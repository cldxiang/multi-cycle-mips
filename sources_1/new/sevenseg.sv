==> flow/design.v <==
`timescale 1ns / 1ps
module sevenseg(
    input logic clk, reset,
    input logic [31:0] digit,
    output logic [7:0] AN,
    output logic DP,
    output logic [6:0] A2G,
    input logic sign
    );
    logic [19:0] clkdiv;
    logic [2:0] s;
    logic [4:0] x;
    assign DP = 1;
    assign s = clkdiv[19:17];
    always_comb
    case(s)
        0: x = {1'b0, digit[3:0]};
        1: x = {1'b0, digit[7:4]};
        2: x = {sign, digit[11:8]};
        3: x = 5'h10;  
        4: x = {1'b0, digit[19:16]};
        5: x = {1'b0, digit[23:20]};
        6: x = {1'b0, digit[27:24]};
        7: x = {1'b0, digit[31:28]};
        default: x = {1'b0, digit[3:0]};
    endcase
    always_comb
        case(s)
            0: AN = 8'b1111_1110;
            1: AN = 8'b1111_1101;
            2: AN = 8'b1111_1011;
            3: AN = 8'b1111_0111;
            4: AN = 8'b1110_1111;
            5: AN = 8'b1101_1111;
            6: AN = 8'b1011_1111;
            7: AN = 8'b0111_1111;
            default: AN = 8'b1111_1110;
        endcase
    always @(posedge clk or posedge reset)
    begin
        if(reset == 1)
            clkdiv <= 0;
        else
            clkdiv <= clkdiv + 1;
    end
    always_comb
    case (x)
        5'h0: A2G = 7'b1000000; 
        5'h1: A2G = 7'b1111001; 
        5'h2: A2G = 7'b0100100; 
        5'h3: A2G = 7'b0110000; 
        5'h4: A2G = 7'b0011001; 
        5'h5: A2G = 7'b0010010; 
        5'h6: A2G = 7'b0000010; 
        5'h7: A2G = 7'b1111000; 
        5'h8: A2G = 7'b0000000; 
        5'h9: A2G = 7'b0010000; 
        5'hA: A2G = 7'b0001000; 
        5'hB: A2G = 7'b0000011; 
        5'hC: A2G = 7'b1000110; 
        5'hD: A2G = 7'b0100001; 
        5'hE: A2G = 7'b0000110; 
        5'hF: A2G = 7'b0001110; 
        5'h10: A2G = 7'b0110111;  
        5'h11: A2G = 7'b0111111;  
        default: A2G = 7'b1000000;
    endcase
endmodule
Step by step through the tools: sevenseg:

What the tools print for sevenseg, step after step.
Lines are those of the file above, counted from 1.
Operators: Yosys type, input widths -> output width; for muxes data width and select width s.
Not given: -

* top module: sevenseg
* clock input: clk
* standard-cell library: sky130hd
* library corner: tt_025C_1v80

Elaborated design:

Counts by Yosys on the flattened word-level netlist (proc, flatten, opt, wreduce; memories kept). Register bits leave out memories and registers merged into their read ports (data or address); mux counts leave out enables and synchronous resets folded into registers. Print and check cells are left out. Cells with the same type and inputs are merged into one.
Yosys's memory passes give these memory sizes; they may raise the number of words (mostly to a power of two), join words into wider ones and drop unused or constant bits.

* register bits after elaboration: 20
* latch bits: 0
* bits in writable memories: 0
* ROM bits: 288
* clocked read ports x word width: 0
* memories kept: 2
* input bits: 35
* output and inout bits: 16
* word-level cells: 13

Memories
* (no name shown): depth 32, width 7, rd ports 1, wr ports 0, line 47 `case (x)`
* (no name shown): depth 8, width 8, rd ports 1, wr ports 0, line 28 `case(s)`

* add/sub/neg operators: 1
* $mul: 0
* divide/modulo/power cells: 0
* $lt $le $gt $ge: 0
* equal/unequal tests: 7
* shift operators: 0
* multiplexer cells: 1
* bitwise logic cells: 0
* reduce/logical cells: 1

Operator list (number)
* $pmux 5 s8: 1
* $add 20x1->20 const B: 1
* $eq 3x3->1 const B: 4
* $eq 3x2->1 const B: 2
* $eq 3x1->1 const B: 1
* $logic_not 3->1: 1

Longest topological paths:

Depth = most cells in a row (Yosys ltp): at word level without a register or memory, in the mapped netlist without a sequential cell, where the memories' decode and read muxes count.

* depth after elaboration: 2
* ABC_AREA: 0
* mapped depth: 10
* depth with buffers taken out: 9

Synthesis result:

Yosys stat after the flow's synthesis: flattened, memories mapped to cells. It holds for the ABC_AREA given above (unset counts as 0); a run with the other value may have another netlist.

Cells by type
* sky130_fd_sc_hd__dfrtp_1: number 20, total area 500.48 um^2
* sky130_fd_sc_hd__xnor2_1: number 12, total area 105.101 um^2
* sky130_fd_sc_hd__ha_1: number 7, total area 87.584 um^2
* sky130_fd_sc_hd__nand3_1: number 17, total area 85.082 um^2
* sky130_fd_sc_hd__mux2i_1: number 8, total area 80.077 um^2
* sky130_fd_sc_hd__nand2_1: number 17, total area 63.811 um^2
* sky130_fd_sc_hd__xor2_1: number 6, total area 52.55 um^2
* sky130_fd_sc_hd__buf_6: number 3, total area 33.782 um^2
* sky130_fd_sc_hd__nor2_1: number 9, total area 33.782 um^2
* sky130_fd_sc_hd__buf_4: number 4, total area 30.029 um^2
* sky130_fd_sc_hd__o32ai_4: number 1, total area 27.526 um^2
* sky130_fd_sc_hd__inv_1: number 7, total area 26.275 um^2
* sky130_fd_sc_hd__a21oi_1: number 5, total area 25.024 um^2
* sky130_fd_sc_hd__mux2_1: number 2, total area 22.522 um^2
* sky130_fd_sc_hd__mux4_2: number 1, total area 22.522 um^2
* sky130_fd_sc_hd__o211ai_1: number 3, total area 22.522 um^2
* sky130_fd_sc_hd__nand4_1: number 3, total area 18.768 um^2
* sky130_fd_sc_hd__nor4_1: number 3, total area 18.768 um^2

Other cell types: 31; their cells: 42.

* cells in the netlist: 170
* mapped area: 1579.0 um^2
* sequential area: 500.5 um^2
* mapped flip-flops: 20
* buffer cells: 9

Path before layout:

Source: OpenSTA report_checks on the synthesized netlist (no wires, ideal clock, input and output delay 20% of the period each), path of least setup slack; recovery checks are left aside. Register names are those of the netlist, which keeps one name where synthesis merged equal registers.

* kind: flip-flop to output port
* from: register clkdiv[17]
* to: output port A2G[0]
* clock period: 3150 ps
* output delay: 630 ps
* time at the first pin: 0 ps
* arrival: 2313 ps
* required time: 2520 ps
* setup slack: 207 ps
* path delay: 2313 ps
* stages on the path: 9
* path buffers: 2
* synthesis period reached: 2943 ps

"path delay" = arrival - input delay + setup time.
A path that ends at an output port has no setup time.
"stages on the path" counts driving pins, that of a launching flip-flop among them; a cell with two outputs on the path counts twice.
"synthesis period reached" is the clock period less the worst setup slack; recovery checks do not enter. This is arithmetic on one report: input and output delays are still those of the set period (20% each).
The rows between start and end are the longest chain of elaborated cells between them; the timing report does not say that the signal goes this way. Where chains are equally long, one stands for them.
Each line given opens the expression or statement behind the cell; cells for indexed reads and writes are added by Yosys, which also makes memories of some case tables.
A memory read counts as a cell of the chain, while the word-level depth stops at memories.

* cell sequence: sky130_fd_sc_hd__dfrtp_1 sky130_fd_sc_hd__buf_6 sky130_fd_sc_hd__buf_2 sky130_fd_sc_hd__mux4_2 sky130_fd_sc_hd__o21bai_2 sky130_fd_sc_hd__inv_1 sky130_fd_sc_hd__ha_1 sky130_fd_sc_hd__a32o_1 sky130_fd_sc_hd__or3_1
* cells in the longest elaborated chain: 3
* elaborated cells on any way between the ends: 10
* source lines of those cells: 2
* classes of those cells: 7 x eq/ne; 1 x mux; 1 x reduce/logical; 1 x memory

Ends and longest elaborated chain, after synthesis
* from (decl): line 10 `logic [19:0] clkdiv;`
* from (assign): line 42 `clkdiv <= 0;`
* from (assign): line 44 `clkdiv <= clkdiv + 1;`
* $eq 3x3->1: line 16 `case(s)`
* $pmux 5 s8: line 16
* $mem_v2 32x7: line 47 `case (x)`
* to (decl): line 7 `output logic [6:0] A2G,`

Worst path after layout:

Path of least setup slack in the final report of run A (OpenROAD, finished layout, wires in). Where an end is a register, its clock arrival counts in the times.
The report prints the path's times to 10 ps; the period is as set.

* kind: input port to output port
* from: input port digit[28]
* to: output port A2G[6]
* clock period: 1880 ps
* input delay: 380 ps
* output delay: 380 ps
* time at the first pin: 380 ps
* arrival: 2500 ps
* required time: 1500 ps
* setup slack: -1000 ps
* stages on the path: 9
* path buffers: 3

The rows between start and end are the longest chain of elaborated cells between them; the timing report does not say that the signal goes this way. Where chains are equally long, one stands for them.
A memory read counts as a cell of the chain, while the word-level depth stops at memories.

* cell sequence: sky130_fd_sc_hd__clkdlybuf4s50_1 sky130_fd_sc_hd__mux4_2 sky130_fd_sc_hd__o21bai_4 sky130_fd_sc_hd__buf_6 sky130_fd_sc_hd__ha_2 sky130_fd_sc_hd__nand3_2 sky130_fd_sc_hd__a221o_1 sky130_fd_sc_hd__a21oi_2 sky130_fd_sc_hd__buf_2
* cells in the longest elaborated chain: 2
* elaborated cells on any way between the ends: 2
* source lines of those cells: 2
* classes of those cells: 1 x mux; 1 x memory

Ends and longest elaborated chain, post-layout
* from (decl): line 4 `input logic [31:0] digit,`
* $pmux 5 s8: line 16 `case(s)`
* $mem_v2 32x7: line 47 `case (x)`
* to (decl): line 7 `output logic [6:0] A2G,`

Subject: sevenseg on sky130hd, stored results

Hello all,

Record of 2 stored runs of the RTL-to-layout flow on sevenseg, platform sky130hd. The runs are unordered. Constraints: input delay and output delay 20% of the set period each, output load 0.01 pF.
"reached clock period": clock period set for the run, less the worst setup slack. It is reckoned from that one timing run; input and output delays stay at 20% of the period that was set.
"worst path time" = time allowed to the worst setup path (clock period - input delay - output delay, where it has them) - its slack; a late launch clock adds to it, a late capture clock takes from it.
"total design power" is the tool's figure for a default switching activity; nothing was simulated.
"worst path time" is given in steps of 10 ps.

### Run A

==> flow/run.sh <==
#!/bin/bash
# the make line also repeats the synthesis and layout settings of config.mk as NAME=value (left out here)
make -C /OpenROAD-flow-scripts/flow DESIGN_CONFIG=/design/flow/config.mk WORK_HOME=/design/flow/orfs CLKGATE_MAP_FILE= finish
==> flow/config.mk <==
export PLATFORM = sky130hd
export DESIGN_NAME = sevenseg
export DESIGN_NICKNAME = sevenseg
export VERILOG_FILES = /design/flow/design.v
export SDC_FILE = /design/flow/constraint.sdc
export NUM_CORES = 4
export LEC_CHECK = 0
export CAP_MARGIN = 20
export CORE_MARGIN = 2
export CORE_UTILIZATION = 40
export SLEW_MARGIN = 20
==> flow/constraint.sdc <==
create_clock -name core_clock -period 1.88 [get_ports {clk}]
set_input_delay 0.3760 -clock core_clock [delete_from_list [all_inputs] [get_ports {clk}]]
set_output_delay 0.3760 -clock core_clock [all_outputs]
set_load 0.01 [all_outputs]

Results of run A:
- Standard-cell area after layout: 2,585.0 um^2
- Mapped cell area after synthesis: 1,579.0 um^2
- Total negative slack: -6,759 ps
- Area inside the die boundary: 4,466.2 um^2
- Worst path time: 2,120 ps
- Class of the worst setup path: input port to output port
- Final design utilization: 0.696
- Total design power: 1.093 mW
- Reached clock period: 2,875 ps
- Smallest setup slack: -995 ps

### Run B

==> flow/run.sh <==
#!/bin/bash
# the make line also repeats the synthesis and layout settings of config.mk as NAME=value (left out here)
make -C /OpenROAD-flow-scripts/flow DESIGN_CONFIG=/design/flow/config.mk WORK_HOME=/design/flow/orfs CLKGATE_MAP_FILE= finish
==> flow/config.mk <==
export PLATFORM = sky130hd
export DESIGN_NAME = sevenseg
export DESIGN_NICKNAME = sevenseg
export VERILOG_FILES = /design/flow/design.v
export SDC_FILE = /design/flow/constraint.sdc
export NUM_CORES = 4
export LEC_CHECK = 0
export CAP_MARGIN = 0
export CELL_PAD_IN_SITES_GLOBAL_PLACEMENT = 1
export CORE_MARGIN = 3
export CORE_UTILIZATION = 36
export GPL_ROUTABILITY_DRIVEN = 0
export MIN_ROUTING_LAYER = met2
export PLACE_DENSITY = 0.69
export SETUP_SLACK_MARGIN = 0.63
export SLEW_MARGIN = 20
export TNS_END_PERCENT = 40
==> flow/constraint.sdc <==
create_clock -name core_clock -period 4.26 [get_ports {clk}]
set_input_delay 0.8520 -clock core_clock [delete_from_list [all_inputs] [get_ports {clk}]]
set_output_delay 0.8520 -clock core_clock [all_outputs]
set_load 0.01 [all_outputs]

Results of run B:
- Standard-cell area after layout: 2,358.5 um^2
- Mapped cell area after synthesis: 1,579.0 um^2
- Total negative slack: 0 ps
- Area inside the die boundary: 5,217.2 um^2
- Worst path time: 1,870 ps
- Class of the worst setup path: input port to output port
- Final design utilization: 0.573
- Total design power: 0.4251 mW
- Reached clock period: 3,572 ps
- Smallest setup slack: 688 ps

Thanks
